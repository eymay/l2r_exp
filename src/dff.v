==> flow/design.v <==
module dff #(
parameter k = 16
) (
    input clk,
    input rst,
    input [k-1:0] D,
    input En,
    output reg [k-1:0] Q
);
always @(negedge clk ) begin
    if(!rst)
        Q <= 0;
    else if(En) 
        Q <= D;
end
endmodule
# --- Reports on dff ---
# The steps from the RTL of dff to its reports follow in flow order.
# Line numbers count from 1 in the design file above.
# Library cell names are shortened.
setup:
  top: "dff"
  clock: "clk"
  cell_library: "sky130hd"
  lib_corner: "tt_025C_1v80"

# --- Word level ---
# Yosys after proc, flatten, opt, wreduce and memory -nomap, before mapping. Enables and synchronous resets that opt folds into registers are not counted as muxes. Memory bits, and registers merged into a memory's read port (data or address), are not among the register bits. Print and check cells are not counted. Equal cells are merged and count once.
bits:
  ff_bits: 16
  output_inout_bits: 16
  elab_cells: 1

# --- Depth ---
# Depth = most cells in a row (Yosys ltp): at word level without a register or memory, in the mapped netlist without a sequential cell, where the memories' decode and read muxes count.
depth:
  ltp_word: 0
  abc_area: 0
  mapped_depth: 4
  ltp_nobuf: 2

# --- Mapped cells and area ---
# Source: synth_stat.txt of the flow (Yosys; design flattened, memories mapped). It holds for the ABC_AREA given above (unset counts as 0); a run with the other value may have another netlist.
synth_totals:
  cells: 52
  area_um2: 619.3
  ffs: 16
types:
  columns: ["cell_type", "count"]
  rows:
  - ["dfxtp_1", 16]
  - ["mux2i_1", 16]
  - ["nor2b_1", 16]
  - ["buf_12", 1]
  - ["buf_6", 1]
  - ["clkbuf_1", 1]
  - ["inv_1", 1]

Add stored flow runs of dff

Settings and measured results of 2 stored flow runs for module dff (sky130hd), not sorted in any way. The constraints put input and output delay at 20% of the set period each and load the outputs with 0.01 pF.

--- run 1 ---
==> flow/run.sh <==
#!/bin/bash
# the make line also repeats the synthesis and layout settings of config.mk as NAME=value (left out here)
make -C /OpenROAD-flow-scripts/flow DESIGN_CONFIG=/design/flow/config.mk WORK_HOME=/design/flow/orfs CLKGATE_MAP_FILE= finish
==> flow/config.mk <==
export PLATFORM = sky130hd
export DESIGN_NAME = dff
export DESIGN_NICKNAME = dff
export VERILOG_FILES = /design/flow/design.v
export SDC_FILE = /design/flow/constraint.sdc
export NUM_CORES = 4
export LEC_CHECK = 0
export CAP_MARGIN = 30
export CELL_PAD_IN_SITES_DETAIL_PLACEMENT = 1
export CELL_PAD_IN_SITES_GLOBAL_PLACEMENT = 0
export CORE_ASPECT_RATIO = 1.51
export CORE_MARGIN = 6
export CORE_UTILIZATION = 67
export MIN_ROUTING_LAYER = met2
export PLACE_DENSITY = 0.73
export SETUP_SLACK_MARGIN = 0.05
export SLEW_MARGIN = 20
export TNS_END_PERCENT = 30
==> flow/constraint.sdc <==
create_clock -name core_clock -period 3.6 [get_ports {clk}]
set_input_delay 0.7200 -clock core_clock [delete_from_list [all_inputs] [get_ports {clk}]]
set_output_delay 0.7200 -clock core_clock [all_outputs]
set_load 0.01 [all_outputs]

==> results, as YAML <==
outcome: "no final report: floorplanning broke off with PDN-0185"

--- run 2 ---
==> flow/run.sh <==
#!/bin/bash
# the make line also repeats the synthesis and layout settings of config.mk as NAME=value (left out here)
make -C /OpenROAD-flow-scripts/flow DESIGN_CONFIG=/design/flow/config.mk WORK_HOME=/design/flow/orfs CLKGATE_MAP_FILE= finish
==> flow/config.mk <==
export PLATFORM = sky130hd
export DESIGN_NAME = dff
export DESIGN_NICKNAME = dff
export VERILOG_FILES = /design/flow/design.v
export SDC_FILE = /design/flow/constraint.sdc
export NUM_CORES = 4
export LEC_CHECK = 0
export CAP_MARGIN = 20
export CORE_MARGIN = 2
export CORE_UTILIZATION = 40
export SLEW_MARGIN = 20
==> flow/constraint.sdc <==
create_clock -name core_clock -period 2.49 [get_ports {clk}]
set_input_delay 0.4980 -clock core_clock [delete_from_list [all_inputs] [get_ports {clk}]]
set_output_delay 0.4980 -clock core_clock [all_outputs]
set_load 0.01 [all_outputs]

==> results, as YAML <==
results:
  synthArea_um2: 619.3
  design.die.area_um2: 1879.2
  final_cell_area_um2: 1154.9
  worst_setup_slack_ns: -0.061
  fin_tns_ns: -0.679
  timing.hold.ws_ns: 0.515
